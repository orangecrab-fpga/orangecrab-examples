==> flow/design.v <==
`default_nettype none
module top (
    input clk48,
    output rgb_led0_r,
    output rgb_led0_g,
    output rgb_led0_b
);
    reg [26:0] counter = 0;
    always @(posedge clk48) begin
        counter <= counter + 1;
    end
    assign rgb_led0_r = ~counter[24];
    assign rgb_led0_g = ~counter[25];
    assign rgb_led0_b = 1;
endmodule
# == From RTL to reports: top ==
# Tool output for the design above, in the order of the flow.
# Line numbers count from 1 in the design file above.
# Operators carry their Yosys type and port widths (W data, S select, Z words).
# Library cell names are shortened.
# The mark n/a stands for no value.
# design
top,top
clk_port,clk48
library,sky130hd
pvt_corner,tt_025C_1v80

# == Elaborated design ==
# Counts by Yosys on the flattened word-level netlist (proc, flatten, opt, wreduce; memories kept). Register bits leave out memories and registers merged into their read ports (data or address); mux counts leave out enables and synchronous resets folded into registers. Print and check cells are left out. Cells with the same type and inputs are merged into one.
# op_classes
bitwise,2
addsub,1
# op_table
operator,n
$add A27 B1 Y27 const B,1
$not A1 Y1,2
# bits
register_bits,27
out_inout_bits,3
word_cells,4

# == Longest topological paths ==
# Depth = most cells in a row (Yosys ltp): at word level without a register or memory, in the mapped netlist without a sequential cell, where the memories' decode and read muxes count.
# logic_depth
ltp_word,1
abc_area,0
mapped_depth,6
depth_no_buf,5

# == Mapped cells and area ==
# Source: synth_stat.txt of the flow (Yosys; design flattened, memories mapped). It holds for the ABC_AREA given above (unset counts as 0); a run with the other value may have another netlist.
# synth_totals
sequential_area_um2,520.5
mapped_area_um2,1023.5
flip_flops,26
buf_cells,3
stdcells,99
# types
cell_type,n,area_total_um2
dfxtp_1,26,520.499
xnor2_1,18,157.651
nand4_1,9,56.304
xor2_1,6,52.55
nand3_1,10,50.048
and4_1,4,35.034
nand2_1,6,22.522
nor3_1,4,20.019
and3_1,2,12.512
ha_1,1,12.512
nor4_2,1,12.512
and4_4,1,11.261
buf_6,1,11.261
inv_1,3,11.261
and2_2,1,7.507
buf_4,1,7.507
nor2_1,2,7.507
and2_1,1,6.256
# Other cell types: 2; their cells: 2.

# == Worst setup path after synthesis ==
# Source: OpenSTA report_checks on the synthesized netlist (no wires, ideal clock, input and output delay 20% of the period each), path of least setup slack; recovery checks are left aside. Register names are those of the netlist, which keeps one name where synthesis merged equal registers.
# synth_timing
path_type,register to register
from,register counter[0]
to,register counter[18]
delay_ps,1404
setup_ps,72
required_time_ps,2408
n_path_buf,1
period_ps,2480
t_first_pin_ps,0
driving_pins,7
arrival_time_ps,1332
setup_slack_ps,1076
synth_period_reached_ps,1404
# "delay_ps" = arrival - input delay + setup time.
# "driving_pins" counts driving pins, that of a launching flip-flop among them; a cell with two outputs on the path counts twice.
# "synth_period_reached_ps" is the clock period less the worst setup slack; recovery checks do not enter. This is arithmetic on one report: input and output delays are still those of the set period (20% each).
# The rows between start and end are the longest chain of elaborated cells between them; the timing report does not say that the signal goes this way. Where chains are equally long, one stands for them.
# A line is the first line of the expression or statement that the cell stems from. Yosys adds cells for indexed reads and writes and turns some case tables into memories.
# synth_between
cell_sequence,dfxtp_1 > ha_1 > and4_1 > clkbuf_2 > nand3_1 > nor3_1 > xor2_1
elab_chain_cells,1
cone_cells,1
lines_between,1
classes_between,add/sub: 1
# synth_rtl
item,line,text
from (decl),8,reg [26:0] counter = 0;
from (assign),10,counter <= counter + 1;
$add A27 B1 Y27,10,
to (assign),10,
to (decl),8,

# == Path in the finished layout ==
# Path of least setup slack in the final report of run A (OpenROAD, finished layout, wires in). Where an end is a register, its clock arrival counts in the times.
# The path's times are printed in steps of 10 ps; the period is the one set.
# layout_timing
path_type,register to output
from,register counter[24]
to,output rgb_led0_r
t_first_pin_ps,320
out_delay_ps,400
period_ps,2020
arrival_time_ps,1270
setup_slack_ps,340
driving_pins,3
n_path_buf,1
required_time_ps,1620
# The rows between start and end are the longest chain of elaborated cells between them; the timing report does not say that the signal goes this way. Where chains are equally long, one stands for them.
# layout_between
cell_sequence,dfxtp_1 > inv_1 > clkdlybuf4s50_1
elab_chain_cells,1
cone_cells,1
lines_between,1
classes_between,logic: 1
# layout_rtl
item,line,text
from (decl),8,reg [26:0] counter = 0;
from (assign),10,counter <= counter + 1;
$not A1 Y1,12,assign rgb_led0_r = ~counter[24];
to (decl),4,"output rgb_led0_r,"

Settings and measured results of 2 stored flow runs for module top (sky130hd), not sorted in any way. The constraints put input and output delay at 20% of the set period each and load the outputs with 0.01 pF.
By "worst_path_time_ps" is meant the share of the clock period that the worst setup path is allowed (20% is reserved at inputs, 20% at outputs), minus its slack. Clock arrival times at its registers enter into it.
"worst_path_time_ps" is known to 10 ps.

Run A, flow files:
==> flow/run.sh <==
#!/bin/bash
# the make line also repeats the synthesis and layout settings of config.mk as NAME=value (left out here)
make -C /OpenROAD-flow-scripts/flow DESIGN_CONFIG=/design/flow/config.mk WORK_HOME=/design/flow/orfs CLKGATE_MAP_FILE= finish
==> flow/config.mk <==
export PLATFORM = sky130hd
export DESIGN_NAME = top
export DESIGN_NICKNAME = top
export VERILOG_FILES = /design/flow/design.v
export SDC_FILE = /design/flow/constraint.sdc
export NUM_CORES = 4
export LEC_CHECK = 0
export CAP_MARGIN = 20
export CELL_PAD_IN_SITES_DETAIL_PLACEMENT = 0
export CORE_MARGIN = 9
export CORE_UTILIZATION = 35
export CTS_CLUSTER_DIAMETER = 147
export GPL_TIMING_DRIVEN = 0
export MAX_ROUTING_LAYER = met4
export MIN_ROUTING_LAYER = met1
export PLACE_DENSITY_LB_ADDON = 0.24
export SETUP_SLACK_MARGIN = 0.06
export SLEW_MARGIN = 20
export TNS_END_PERCENT = 70
==> flow/constraint.sdc <==
create_clock -name core_clock -period 2.02 [get_ports {clk48}]
set_input_delay 0.4040 -clock core_clock [delete_from_list [all_inputs] [get_ports {clk48}]]
set_output_delay 0.4040 -clock core_clock [all_outputs]
set_load 0.01 [all_outputs]

==> results of run A, as CSV <==
result,value
post_synth_area_um2,1023.5
post_route_util_pct,40.2
worst_path_time_ps,1270
path_kind,"register to output"
die_um2,5194.8
ws_setup_ps,344

Run B, flow files:
==> flow/run.sh <==
#!/bin/bash
# the make line also repeats the synthesis and layout settings of config.mk as NAME=value (left out here)
make -C /OpenROAD-flow-scripts/flow DESIGN_CONFIG=/design/flow/config.mk WORK_HOME=/design/flow/orfs CLKGATE_MAP_FILE= finish
==> flow/config.mk <==
export PLATFORM = sky130hd
export DESIGN_NAME = top
export DESIGN_NICKNAME = top
export VERILOG_FILES = /design/flow/design.v
export SDC_FILE = /design/flow/constraint.sdc
export NUM_CORES = 4
export LEC_CHECK = 0
export ABC_AREA = 1
export CAP_MARGIN = 20
export CORE_ASPECT_RATIO = 0.89
export CORE_MARGIN = 2
export CORE_UTILIZATION = 18
export CTS_CLUSTER_DIAMETER = 386
export CTS_CLUSTER_SIZE = 10
export GPL_ROUTABILITY_DRIVEN = 1
export MAX_ROUTING_LAYER = met4
export MIN_ROUTING_LAYER = met1
export PLACE_DENSITY_LB_ADDON = 0.11
export SETUP_SLACK_MARGIN = 0.13
export SLEW_MARGIN = 20
export TNS_END_PERCENT = 30
==> flow/constraint.sdc <==
create_clock -name core_clock -period 1.01 [get_ports {clk48}]
set_input_delay 0.2020 -clock core_clock [delete_from_list [all_inputs] [get_ports {clk48}]]
set_output_delay 0.2020 -clock core_clock [all_outputs]
set_load 0.01 [all_outputs]

==> results of run B, as CSV <==
result,value
post_route_util_pct,28.2
worst_path_time_ps,1180
path_kind,"register to register"
post_synth_area_um2,1199.9
ws_setup_ps,-166
die_um2,7336.4
