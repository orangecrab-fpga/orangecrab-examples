==> flow/design.v <==
`default_nettype none
module counter_8bit (
	input clk,
	input reset,
	output reg [7:0] out_value
);
	always @(posedge clk)
		if (reset)
			out_value <= 8'b0;
		else
			out_value <= out_value + 1;
endmodule
`default_nettype none
module pwm_8bit (
	input clk,
	input reset,
	input [7:0] duty_cycle,
	output pwm_value
);
	wire [7:0] counter_val;
	wire should_reset = reset || (duty_cycle == 0);
	assign pwm_value = (duty_cycle > counter_val) ? 1 : 0;
	counter_8bit period_counter(
		.clk(clk),
		.out_value(counter_val),
		.reset(should_reset)
	);
endmodule
# Step by step through the tools: pwm_8bit
# The steps from the RTL of pwm_8bit to its reports follow in flow order.
# Lines are those of the file above, counted from 1.
# Cell names lack the library's common part.
# A cell with -- has no value.
# design
design,pwm_8bit
clock,clk
library,sky130hd
lib_corner,tt_025C_1v80

# Word level
# Counts by Yosys on the flattened word-level netlist (proc, flatten, opt, wreduce; memories kept). Register bits leave out memories and registers merged into their read ports (data or address); mux counts leave out enables and synchronous resets folded into registers. Print and check cells are left out. Cells with the same type and inputs are merged into one.
# bits
regBits,8
input_bits,10
output_inout_bits,1
# op_classes
n_addsub,1
cmp,1
mux,1
reduce_and_logical,2
# op_table
op,n
8-bit by 1-bit adder with 8-bit output (second input constant),1
8-bit greater-than comparator,1
8-bit zero test,1
1-bit logical OR,1
1-bit 2-to-1 mux,1

# Longest topological paths
# Longest topological path by Yosys (ltp), each cell counted once; first at word level (registers and memories cut), then after technology mapping (sequential cells cut; the memories' decode and read muxes count).
# depth
ltp_word,2
ABC_AREA,0
ltp_mapped,6
ltp_nobuf,6

# Synthesis result
# Yosys stat after the flow's synthesis: flattened, memories mapped to cells. It holds for the ABC_AREA given above (unset counts as 0); a run with the other value may have another netlist.
# Totals and module areas in this step are rounded.
# by_type
type,n,area_total_um2
dfxtp_1,8,160.154
ha_1,9,112.608
xnor2_1,5,43.792
inv_1,8,30.029
nor2_1,8,30.029
nor4_1,2,12.512
nor4_2,1,12.512
or3_1,2,12.512
nand3_2,1,10.01
o21ai_0,2,10.01
a21oi_2,1,8.758
and4_1,1,8.758
o31a_1,1,8.758
a211oi_1,1,7.507
a21boi_1,1,7.507
a21o_1,1,7.507
nand2_1,2,7.507
and2_1,1,6.256
# Not listed: further types 6, cells in them 6.
# synth_totals
cells,61
area_mm2,0.000528
sequential_area_mm2,0.00016
ff_cells,8
buffers,0
# By module: a second synthesis without flattening, with its own total; a netlist apart from the flattened one above.
# unflattened
cells_unflattened,63
hier_area_mm2,0.000533
# Rows give one instance, submodules left out.
# modules
module,instances,cells,mod_area_mm2
counter_8bit,1,33,0.000304
pwm_8bit,1,30,0.000229

# Worst setup path after synthesis
# Path of least setup slack by OpenSTA after synthesis, without wires, with an ideal clock, recovery checks aside; 20% of the period is set as input and as output delay. Where synthesis merged equal registers, the netlist keeps one of their names.
# synth_path
path_kind,input-to-output
start,input duty_cycle[7]
end,output pwm_value
period_ns,2.44
input_delay_ns,0.488
out_delay_ns,0.488
launch_ns,0.488
arrival_time_ns,1.340
path_slack_ns,0.612
path_delay_ns,0.852
driving_pins,4
path_buffers,0
synth_period_reached_ns,1.828
# "path_delay_ns" is the arrival time less input delay plus setup time.
# At an output port there is no setup time.
# "driving_pins" counts driving pins, that of a launching flip-flop among them; a cell with two outputs on the path counts twice.
# "synth_period_reached_ns" is the clock period less the worst setup slack; recovery checks do not enter. This is arithmetic on one report: input and output delays are still those of the set period (20% each).
# The rows between start and end are the longest chain of elaborated cells between them; the timing report does not say that the signal goes this way. Where chains are equally long, one stands for them.
# Each line given opens the expression or statement behind the cell; cells for indexed reads and writes are added by Yosys, which also makes memories of some case tables.
# synth_between
cell_sequence,ha_1 -> and4_1 -> a21boi_1 -> o31a_1
elab_chain_cells,2
cells_between,2
cone_lines,1
# synth_rtl
element,line_no,rtl
"start, declared",17,"input [7:0] duty_cycle,"
8-bit greater-than comparator,22,assign pwm_value = (duty_cycle > counter_val) ? 1 : 0;
1-bit 2-to-1 mux,22,
"end, declared",18,output pwm_value

# Worst path after layout
# Path of least setup slack in the final report of run B (OpenROAD, finished layout, wires in). Where an end is a register, its clock arrival counts in the times.
# layout_path
path_kind,reg-to-output
start,register period_counter.out_value[5]
end,output pwm_value
period_ns,1.9
out_delay_ns,0.38
launch_ns,0.25
arrival_time_ns,1.55
path_slack_ns,-0.03
driving_pins,7
path_buffers,1
# The rows between start and end are the longest chain of elaborated cells between them; the timing report does not say that the signal goes this way. Where chains are equally long, one stands for them.
# layout_between
cell_sequence,dfxtp_2 -> inv_2 -> ha_4 -> and4_1 -> a21boi_2 -> o31a_1 -> buf_2
elab_chain_cells,2
cells_between,2
cone_lines,1
# layout_rtl
element,line_no,rtl
"start, declared",5,output reg [7:0] out_value
"start, assigned",9,out_value <= 8'b0;
"start, assigned",11,out_value <= out_value + 1;
8-bit greater-than comparator,22,assign pwm_value = (duty_cycle > counter_val) ? 1 : 0;
1-bit 2-to-1 mux,22,
"end, declared",18,output pwm_value

# pwm_8bit through Yosys and OpenROAD on sky130hd: 2 stored runs, unordered, with their settings and measured results. The constraints put input and output delay at 20% of the set period each and load the outputs with 0.01 pF.
# "timing.worst_path_ns" = time allowed to the worst setup path (clock period - input delay - output delay, where it has them) - its slack; a late launch clock adds to it, a late capture clock takes from it.
# "total_power_w": no workload was simulated; the value follows from the tool's default switching activity.
# Values from the reports are rounded here.
# Settings: - = not set for that run.
# A result given as - is not shown for that run.
setting or result,run A,run B
period_ns,1.58,1.9
CORE_UTILIZATION,57,29
SETUP_SLACK_MARGIN,0.41,0.27
PLACE_DENSITY,0.52,-
CORE_ASPECT_RATIO,1.7,-
ABC_AREA,1,-
GPL_TIMING_DRIVEN,1,-
GPL_ROUTABILITY_DRIVEN,0,-
CAP_MARGIN,20,20
CORE_MARGIN,2,8
SLEW_MARGIN,20,30
PLACE_DENSITY_LB_ADDON,-,0.15
CELL_PAD_IN_SITES_GLOBAL_PLACEMENT,-,1
CELL_PAD_IN_SITES_DETAIL_PLACEMENT,-,0
worst_setup_slack_ns,-,-0.028
final_die_area_mm2,-,0.00344
synthArea_mm2,-,0.000528
worst_hold_slack_ns,-,0.547
post_route_stdcell_area_mm2,-,0.000873
utilization_pct,-,50.6
tns_ns,-,-0.028
total_power_w,-,0.000412
timing.worst_path_ns,-,1.55
worst_setup_path_type,-,reg-to-output
# Run A: did not finish, floorplanning stopped with PDN-0185
